==> flow/design.v <==
module link_top(
    input wire  clk,
    input wire  rst,
    output wire done
);
    wire        req;
    wire        ack;
    wire [7:0]  data;
    master_fsm u_master (
        .clk(clk),
        .rst(rst),
        .ack(ack),
        .req(req),
        .data(data),
        .done(done)
    );
    slave_fsm u_slave (
        .clk(clk),
        .rst(rst),
        .req(req),
        .data_in(data),
        .ack(ack),
        .last_byte()  
    );
endmodule
module master_fsm(
    input wire       clk,
    input wire       rst,  
    input wire       ack,
    output wire      req,
    output wire [7:0] data,
    output wire      done  
);
    localparam S_IDLE        = 3'd0;
    localparam S_DRIVE_DATA  = 3'd1;
    localparam S_WAIT_ACK    = 3'd2;
    localparam S_WAIT_NO_ACK = 3'd3;
    localparam S_DONE        = 3'd4;
    reg [2:0] state_reg, state_next;
    reg [1:0] byte_count_reg, byte_count_next;
    reg [7:0] data_reg;
    always @(posedge clk) begin
        if (rst) begin
            state_reg      <= S_IDLE;
            byte_count_reg <= 2'd0;
        end else begin
            state_reg      <= state_next;
            byte_count_reg <= byte_count_next;
        end
    end
    assign data = data_reg;
    always @(*) begin
        state_next      = state_reg;
        byte_count_next = byte_count_reg;
        data_reg        = 8'hA0 + byte_count_reg;  
        case (state_reg)
            S_IDLE: begin
                state_next = S_DRIVE_DATA;
            end
            S_DRIVE_DATA: begin
                state_next = S_WAIT_ACK;
            end
            S_WAIT_ACK: begin
                if (ack) begin
                    if (byte_count_reg == 2'd3) begin
                        state_next = S_DONE;
                    end else begin
                        state_next      = S_WAIT_NO_ACK;
                        byte_count_next = byte_count_reg + 1;
                    end
                end
            end
            S_WAIT_NO_ACK: begin
                if (!ack) begin
                    state_next = S_DRIVE_DATA;
                end
            end
            S_DONE: begin
                state_next = S_IDLE;
            end
            default: begin
                state_next = S_IDLE;
            end
        endcase
    end
    assign req  = (state_reg == S_DRIVE_DATA) || (state_reg == S_WAIT_ACK);
    assign done = (state_reg == S_DONE);
endmodule
module slave_fsm(
    input wire        clk,
    input wire        rst,        
    input wire        req,
    input wire  [7:0] data_in,
    output wire       ack,
    output reg  [7:0] last_byte   
);
    localparam S_IDLE        = 2'd0;
    localparam S_LATCH_ACK   = 2'd1;
    localparam S_HOLD_ACK    = 2'd2;
    localparam S_WAIT_NO_REQ = 2'd3;
    reg [1:0] state_reg, state_next;
    always @(posedge clk) begin
        if (rst) begin
            state_reg <= S_IDLE;
            last_byte <= 8'h00;
        end else begin
            state_reg <= state_next;
            if (state_next == S_LATCH_ACK) begin
                last_byte <= data_in;
            end
        end
    end
    always @(*) begin
        state_next = state_reg;
        case (state_reg)
            S_IDLE: begin
                if (req) begin
                    state_next = S_LATCH_ACK;
                end
            end
            S_LATCH_ACK: begin
                state_next = S_HOLD_ACK;
            end
            S_HOLD_ACK: begin
                state_next = S_WAIT_NO_REQ;
            end
            S_WAIT_NO_REQ: begin
                if (!req) begin
                    state_next = S_IDLE;
                end
            end
            default: begin
                state_next = S_IDLE;
            end
        endcase
    end
    assign ack = (state_reg == S_LATCH_ACK) || (state_reg == S_HOLD_ACK) || (state_reg == S_WAIT_NO_REQ);
endmodule
# From RTL to reports: link_top
# The steps from the RTL of link_top to its reports follow in flow order.
# Line numbers count from 1 in the design file above.
# Cell names lack the library's common part.
# The mark -- stands for no value.
# design
design,link_top
clock_port,clk
lib,sky130hd
lib_corner,tt_025C_1v80

# Word-level counts
# Source: Yosys, flattened and elaborated, memories not mapped. Widths are those after wreduce. Registers that Yosys merges into a memory's read port (data or address) are not register bits. Print and check cells do not count. Equal cells are merged and count once.
# bits
regBits,7
latch_bits,0
ramBits,0
mem_bits_ro,0
clocked_rd_ports_x_width,0
mem_count,0
input_bits,2
output_inout_bits,1
elab_cells,32
# classes
add_sub_neg,1
mul,0
n_div,0
cmp,0
equal,12
shift,0
n_mux,7
bitwise,1
n_reduce_logical,8
# ops
operator,n
3-bit parallel mux with 4-bit select,1
3-bit 2-to-1 mux,3
2-bit parallel mux with 4-bit select,1
2-bit == test (second input constant),3
3-bit by 2-bit == test with 1-bit output (second input constant),2
2-bit by 1-bit != test with 1-bit output (second input constant),2
2-bit != test (second input constant),2
2-bit AND reduction,2
2-bit 2-to-1 mux,2
1-bit logical OR,3
3-bit by 1-bit == test with 1-bit output (second input constant),1
3-bit == test (second input constant),1
3-bit zero test,1
3-bit AND reduction,1
2-bit by 1-bit adder with 2-bit output (second input constant),1
2-bit by 1-bit == test with 1-bit output (second input constant),1
2-bit zero test,1
1-bit NOT,1

# Longest topological paths
# Longest topological path by Yosys (ltp), each cell counted once; first at word level (registers and memories cut), then after technology mapping (sequential cells cut; the memories' decode and read muxes count).
# depth
depth_word,5
ABC_AREA,1
mapped_depth,5
depth_no_buf,5

# After synthesis
# The flow's flattened synthesis, as Yosys stat reports it; memories are mapped. The netlist is that of the ABC_AREA named above (0 if unset); the other value can give another one.
# Totals and module areas in this step are rounded.
# by_type
cell,n,area_total_um2
dfxtp_1,11,220.211
nor2_1,10,37.536
nand2_1,7,26.275
inv_1,5,18.768
nand3_1,3,15.014
ha_1,1,12.512
nor2_4,1,11.261
a21oi_1,2,10.01
o21ai_2,1,8.758
o31a_1,1,8.758
inv_2,2,7.507
nand2_2,1,6.256
or2_2,1,6.256
o21ai_1,1,5.005
# synth_totals
cells,47
yosys_area_mm2,0.000394
sequential_area_mm2,0.00022
ff_cells,11
n_buf,0

# Path before layout
# OpenSTA on the mapped netlist: ideal clock, no wires. The path of least setup slack (recovery checks aside). Input and output delay are each 20% of the period. Register names are those of the netlist, which keeps one name where synthesis merged equal registers.
# synth_timing
path_kind,register -> register
from,reg u_master.byte_count_reg[0]
to,reg u_master.byte_count_reg[0]
tclk_ps,1400
setup_time_ps,115
launch_ps,0
arrival_ps,832
required_ps,1285
slack_ps,453
delay_ps,947
stages,6
path_buffers,0
period_less_setup_slack_ps,947
# "delay_ps" = arrival - input delay + setup time.
# "stages" counts driving pins, that of a launching flip-flop among them; a cell with two outputs on the path counts twice.
# "period_less_setup_slack_ps" is the clock period less the worst setup slack; recovery checks do not enter. This is arithmetic on one report: input and output delays are still those of the set period (20% each).
# The rows between start and end are the longest chain of elaborated cells between them; the timing report does not say that the signal goes this way. Where chains are equally long, one stands for them.
# A line is the first line of the expression or statement that the cell stems from. Yosys adds cells for indexed reads and writes and turns some case tables into memories.
# synth_via
path_cell_list,dfxtp_1 > ha_1 > nor2_4 > nand3_1 > nand2_1 > nor2_1
elab_chain_cells,3
cone_cells,4
lines_between,2
classes_between,add/sub (1); eq/ne (1); logic (1); reduce/logical (1)
# synth_rtl
item,line_no,rtl
start: declaration,40,"reg [1:0] byte_count_reg, byte_count_next;"
start: assignment,45,byte_count_reg <= 2'd0;
start: assignment,48,byte_count_reg <= byte_count_next;
2-bit == test,65,if (byte_count_reg == 2'd3) begin
1-bit NOT,--,
3-bit AND reduction,--,
end: assignment,45,
end: assignment,48,
end: declaration,40,

# Path in the finished layout
# From the final timing report of flow run A: the path of least setup slack in the routed layout; clock arrival at registers is part of the times.
# The path's times are printed in steps of 10 ps; the period is the one set.
# layout_timing
path_kind,register -> register
from,reg u_master.byte_count_reg[0]
to,reg u_master.byte_count_reg[1]
tclk_ps,1060
setup_time_ps,100
launch_ps,260
arrival_ps,1120
required_ps,1220
slack_ps,90
stages,6
path_buffers,0
# The rows between start and end are the longest chain of elaborated cells between them; the timing report does not say that the signal goes this way. Where chains are equally long, one stands for them.
# layout_via
path_cell_list,dfxtp_1 > ha_2 > nor2_4 > nand3_1 > nand2_1 > nor2_1
elab_chain_cells,3
cone_cells,4
lines_between,2
classes_between,add/sub (1); eq/ne (1); logic (1); reduce/logical (1)
# layout_rtl
item,line_no,rtl
start: declaration,40,"reg [1:0] byte_count_reg, byte_count_next;"
start: assignment,45,byte_count_reg <= 2'd0;
start: assignment,48,byte_count_reg <= byte_count_next;
2-bit == test,65,if (byte_count_reg == 2'd3) begin
1-bit NOT,--,
3-bit AND reduction,--,
end: assignment,45,
end: assignment,48,
end: declaration,40,

# Measured results for link_top: 2 stored runs of the Yosys and OpenROAD flow on sky130hd. The settings differ; the order carries no meaning. The constraints put input and output delay at 20% of the set period each and load the outputs with 0.01 pF.
# "timing.achieved_period_ps": clock period set for the run, less the worst setup slack. It is reckoned from that one timing run; input and output delays stay at 20% of the period that was set.
# "timing.worst_path_ps" = time allowed to the worst setup path (clock period - input delay - output delay, where it has them) - its slack; a late launch clock adds to it, a late capture clock takes from it.
# By "final_power_w" is meant OpenSTA's value without simulated activity: inputs other than the clock are taken to toggle once in ten clock periods, and the tool carries that through the logic.
# "timing.worst_path_ps" is given in steps of 10 ps.
# Values from the reports are rounded here.
# Settings: n/a = not set for that run.
name,flow run A,flow run B
period_ns,1.06,1.2
CORE_UTILIZATION,30,37
ABC_AREA,1,n/a
GPL_TIMING_DRIVEN,0,n/a
CTS_CLUSTER_SIZE,95,n/a
CAP_MARGIN,20,20
CORE_MARGIN,2,2
SLEW_MARGIN,20,20
finalUtil_pct,36.0,53.6
timing.worst_path_ps,970,1160
critical_path_kind,register -> register,register -> register
synth_chip_area_mm2,0.000394,0.000402
hold_ws_ps,424,438
final_stdcell_area_mm2,0.000457,0.000517
final_power_w,0.000801,0.000665
final_setup_ws_ps,93,41
setupTns_ps,0,0
dieArea_mm2,0.00162,0.00136
timing.achieved_period_ps,967,1159
