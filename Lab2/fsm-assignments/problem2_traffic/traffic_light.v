==> flow/design.v <==
module traffic_light(
    input clk, reset, tick,
    output reg [1:0] NS, EW   
);
    localparam NS_G = 0, NS_Y = 1, EW_G = 2, EW_Y = 3;
    reg [1:0] state, next_state;
    reg [2:0] count;  
    always @(posedge clk or posedge reset) begin
        if (reset) begin
            state <= NS_G;
            count <= 0;
        end else if (tick) begin
            if ((state == NS_G && count == 4) ||
                (state == NS_Y && count == 1) ||
                (state == EW_G && count == 4) ||
                (state == EW_Y && count == 1)) begin
                state <= next_state;
                count <= 0;
            end else begin
                count <= count + 1;
            end
        end
    end
    always @(*) begin
        case (state)
            NS_G: next_state = NS_Y;
            NS_Y: next_state = EW_G;
            EW_G: next_state = EW_Y;
            EW_Y: next_state = NS_G;
            default: next_state = NS_G;
        endcase
    end
    always @(*) begin
        case (state)
            NS_G: begin NS = 2'b01; EW = 2'b00; end  
            NS_Y: begin NS = 2'b10; EW = 2'b00; end  
            EW_G: begin NS = 2'b00; EW = 2'b01; end  
            EW_Y: begin NS = 2'b00; EW = 2'b10; end  
            default: begin NS = 2'b00; EW = 2'b00; end
        endcase
    end
endmodule
From RTL to reports: traffic_light
What the tools print for traffic_light, step after step.
Lines are those of the file above, counted from 1.
Operators: Yosys type, input widths -> output width; for muxes data width and select width s.
A cell with - has no value.
- design top: traffic_light
- clock port: clk
- library: sky130hd
- corner: tt_025C_1v80

Elaborated design
Counts by Yosys on the flattened word-level netlist (proc, flatten, opt, wreduce; memories kept). Register bits leave out memories and registers merged into their read ports (data or address). Print and check cells are left out. Cells with the same type and inputs are merged into one.
- bits in registers: 5
- output and inout bits: 4
- noted cells after elaboration: 23
- noted $add $sub $neg: 1
- equality and inequality tests: 5
- multiplexer cells: 4
- reductions and logical operators at 11
- operators by type and width (cell ; count):
    $pmux 2 s3 ; 2
    $pmux 2 s4 ; 1
    $logic_and 1x1->1 ; 4
    $eq 2x2->1 const B ; 2
    $reduce_or 2->1 ; 2
    $logic_or 1x1->1 ; 3
    $add 3x1->3 const B ; 1
    $eq 3x1->1 const B ; 1
    $eq 3x3->1 const B ; 1
    $mux 3 ; 1
    $eq 2x1->1 const B ; 1
    $logic_not 2->1 ; 1
    $reduce_and 2->1 ; 1

Depth
Yosys ltp: most cells in a row. Word level: on the elaborated netlist, between registers, memories and ports. Mapped: between sequential cells and ports; inverters and the memories' decode and read muxes count.
- word-level depth at 6
- noted ABC_AREA: 0
- noted depth in mapped cells: 5
- depth with buffers taken out at 5

Netlist
Source: synth_stat.txt of the flow (Yosys; design flattened, memories mapped). It holds for the ABC_AREA given above (unset counts as 0); a run with the other value may have another netlist.
Totals and module areas in this step are rounded.
- cell count at 62
- chip area (Yosys): 510 um^2
- noted flip-flops: 7
- buffer cells at 7
- cell types (cell ; count ; total area (um^2)):
    sky130_fd_sc_hd__dfrtp_1 ; 6 ; 150.144
    sky130_fd_sc_hd__nand3_1 ; 8 ; 40.038
    sky130_fd_sc_hd__ha_1 ; 3 ; 37.536
    sky130_fd_sc_hd__a221oi_1 ; 4 ; 35.034
    sky130_fd_sc_hd__dfstp_2 ; 1 ; 26.275
    sky130_fd_sc_hd__buf_2 ; 4 ; 20.019
    sky130_fd_sc_hd__nor3_1 ; 4 ; 20.019
    sky130_fd_sc_hd__and2_1 ; 3 ; 18.768
    sky130_fd_sc_hd__nand2b_1 ; 3 ; 18.768
    sky130_fd_sc_hd__nor2b_1 ; 3 ; 18.768
    sky130_fd_sc_hd__o22ai_1 ; 3 ; 18.768
    sky130_fd_sc_hd__buf_6 ; 1 ; 11.261
    sky130_fd_sc_hd__inv_1 ; 3 ; 11.261
    sky130_fd_sc_hd__nand2_1 ; 3 ; 11.261
    sky130_fd_sc_hd__nor2_1 ; 3 ; 11.261
    sky130_fd_sc_hd__o211a_1 ; 1 ; 10.01
    sky130_fd_sc_hd__o21ai_0 ; 2 ; 10.01
    sky130_fd_sc_hd__o32ai_1 ; 1 ; 8.758
Other cell types: 5; their cells: 6.

Timing after synthesis
OpenSTA on the mapped netlist: ideal clock, no wires. The path of least setup slack (recovery checks aside). Input and output delay are each 20% of the period. Register names are those of the netlist, which keeps one name where synthesis merged equal registers.
- path kind: register to output
- start point: reg state
- end point: out NS[0]
- period at 2.88 ns
- noted external output delay: 0.576 ns
- time at the first pin: 0.000 ns
- arrival at 0.920 ns
- noted data required time: 2.304 ns
- slack: 1.384 ns
- noted delay of the path: 0.920 ns
- noted stages on the path: 4
- synthesis period reached: 1.496 ns
"delay of the path" is the arrival time less input delay plus setup time.
A path that ends at an output port has no setup time.
"stages on the path": output pins that drive a net of the path, with the launching flip-flop's if there is one; two outputs of one cell count as two.
"synthesis period reached" = period - worst setup slack (recovery checks aside). The figure is calculated, with input and output delays left at 20% of the set period.
An end named without its bit number is one bit of that signal or, where synthesis recoded a state register, one of its new flip-flops.
The rows between start and end are the longest chain of elaborated cells between them; the timing report does not say that the signal goes this way. Where chains are equally long, one stands for them.
A line is the first line of the expression or statement that the cell stems from. Yosys adds cells for indexed reads and writes and turns some case tables into memories.
- cells stage by stage: sky130_fd_sc_hd__dfrtp_1 -> sky130_fd_sc_hd__or2_1 -> sky130_fd_sc_hd__buf_6 -> sky130_fd_sc_hd__nor2_1
- length of the longest elaborated chain: 3
- elaborated cells on any way between the ends: 6
- ends and longest elaborated chain, post-synthesis (item ; RTL line ; source):
    start, declared ; 6 ; reg [1:0] state, next_state;
    start, assigned ; 10 ; state <= NS_G;
    start, assigned ; 17 ; state <= next_state;
    $eq 2x2->1 ; 34 ; case (state)
    $reduce_or 2->1 ; - ;
    $pmux 2 s3 ; 34 ;
    end, declared ; 3 ; output reg [1:0] NS, EW

Timing after layout
From the final timing report of run 1: the path of least setup slack in the routed layout; clock arrival at registers is part of the times.
- path kind: register to output
- start point: reg state
- end point: out NS[0]
- period at 2.32 ns
- noted external output delay: 0.46 ns
- time at the first pin: 0.25 ns
- arrival at 1.67 ns
- noted data required time: 1.86 ns
- slack: 0.19 ns
- noted stages on the path: 4
An end named without its bit number is one bit of that signal or, where synthesis recoded a state register, one of its new flip-flops.
The rows between start and end are the longest chain of elaborated cells between them; the timing report does not say that the signal goes this way. Where chains are equally long, one stands for them.
- cells stage by stage: sky130_fd_sc_hd__dfrtp_1 -> sky130_fd_sc_hd__or2_1 -> sky130_fd_sc_hd__nor2_1 -> sky130_fd_sc_hd__clkdlybuf4s50_1
- length of the longest elaborated chain: 3
- elaborated cells on any way between the ends: 6
- ends and longest elaborated chain, after layout (item ; RTL line ; source):
    start, declared ; 6 ; reg [1:0] state, next_state;
    start, assigned ; 10 ; state <= NS_G;
    start, assigned ; 17 ; state <= next_state;
    $eq 2x2->1 ; 34 ; case (state)
    $reduce_or 2->1 ; - ;
    $pmux 2 s3 ; 34 ;
    end, declared ; 3 ; output reg [1:0] NS, EW

FLOW RESULTS
============

Stored flow runs of traffic_light (2 of them; Yosys, OpenROAD, sky130hd). They differ in their settings and are not a sequence. Constraints: input delay and output delay 20% of the set period each, output load 0.01 pF.
"clock period reached": clock period set for the run, less the worst setup slack. It is reckoned from that one timing run; input and output delays stay at 20% of the period that was set.
"worst path time": the worst setup path's part of the clock period (all of it between registers, 20% less for each end at a port) less its slack. A launch clock that arrives late makes it longer, a capture clock that arrives late makes it shorter.
"total power of the final layout" is the tool's figure for a default switching activity; nothing was simulated.
The measured numbers are rounded.

Run 1

==> flow/run.sh <==
#!/bin/bash
# the make line also repeats the synthesis and layout settings of config.mk as NAME=value (left out here)
make -C /OpenROAD-flow-scripts/flow DESIGN_CONFIG=/design/flow/config.mk WORK_HOME=/design/flow/orfs CLKGATE_MAP_FILE= finish
==> flow/config.mk <==
export PLATFORM = sky130hd
export DESIGN_NAME = traffic_light
export DESIGN_NICKNAME = traffic_light
export VERILOG_FILES = /design/flow/design.v
export SDC_FILE = /design/flow/constraint.sdc
export NUM_CORES = 4
export LEC_CHECK = 0
export CAP_MARGIN = 20
export CORE_MARGIN = 6
export CORE_UTILIZATION = 25
export CTS_CLUSTER_DIAMETER = 63
export MAX_ROUTING_LAYER = met5
export PLACE_DENSITY_LB_ADDON = 0.27
export SLEW_MARGIN = 20
==> flow/constraint.sdc <==
create_clock -name core_clock -period 2.32 [get_ports {clk}]
set_input_delay 0.4640 -clock core_clock [delete_from_list [all_inputs] [get_ports {clk}]]
set_output_delay 0.4640 -clock core_clock [all_outputs]
set_load 0.01 [all_outputs]

Measured in run 1:
- utilization after routing at 33%
- noted the summed negative setup slack: 0.000 ns
- noted the area of the synthesized netlist: 510 um^2
- noted the setup slack of the worst path: 0.19 ns
- clock period reached: 2.130 ns
- total power of the final layout: 0.66 mW
- standard-cell area of the final layout: 590 um^2
- full die area at 3,300 um^2
- noted the worst path time: 1.67 ns
- worst setup path kind: register to output

Run 2

==> flow/run.sh <==
#!/bin/bash
# the make line also repeats the synthesis and layout settings of config.mk as NAME=value (left out here)
make -C /OpenROAD-flow-scripts/flow DESIGN_CONFIG=/design/flow/config.mk WORK_HOME=/design/flow/orfs CLKGATE_MAP_FILE= finish
==> flow/config.mk <==
export PLATFORM = sky130hd
export DESIGN_NAME = traffic_light
export DESIGN_NICKNAME = traffic_light
export VERILOG_FILES = /design/flow/design.v
export SDC_FILE = /design/flow/constraint.sdc
export NUM_CORES = 4
export LEC_CHECK = 0
export ABC_AREA = 0
export CAP_MARGIN = 20
export CORE_ASPECT_RATIO = 1.39
export CORE_MARGIN = 6
export CORE_UTILIZATION = 28
export GPL_ROUTABILITY_DRIVEN = 0
export GPL_TIMING_DRIVEN = 1
export MAX_ROUTING_LAYER = met4
export PLACE_DENSITY_LB_ADDON = 0.12
export SETUP_SLACK_MARGIN = 0.17
export SLEW_MARGIN = 20
export TNS_END_PERCENT = 20
==> flow/constraint.sdc <==
create_clock -name core_clock -period 2.1 [get_ports {clk}]
set_input_delay 0.4200 -clock core_clock [delete_from_list [all_inputs] [get_ports {clk}]]
set_output_delay 0.4200 -clock core_clock [all_outputs]
set_load 0.01 [all_outputs]

Measured in run 2:
- clock period reached: 1.757 ns
- noted the summed negative setup slack: 0.000 ns
- noted the area of the synthesized netlist: 510 um^2
- total power of the final layout: 0.75 mW
- noted the worst path time: 1.34 ns
- worst setup path kind: register to output
- utilization after routing at 37%
- noted the setup slack of the worst path: 0.34 ns
- full die area at 3,000 um^2
- standard-cell area of the final layout: 610 um^2
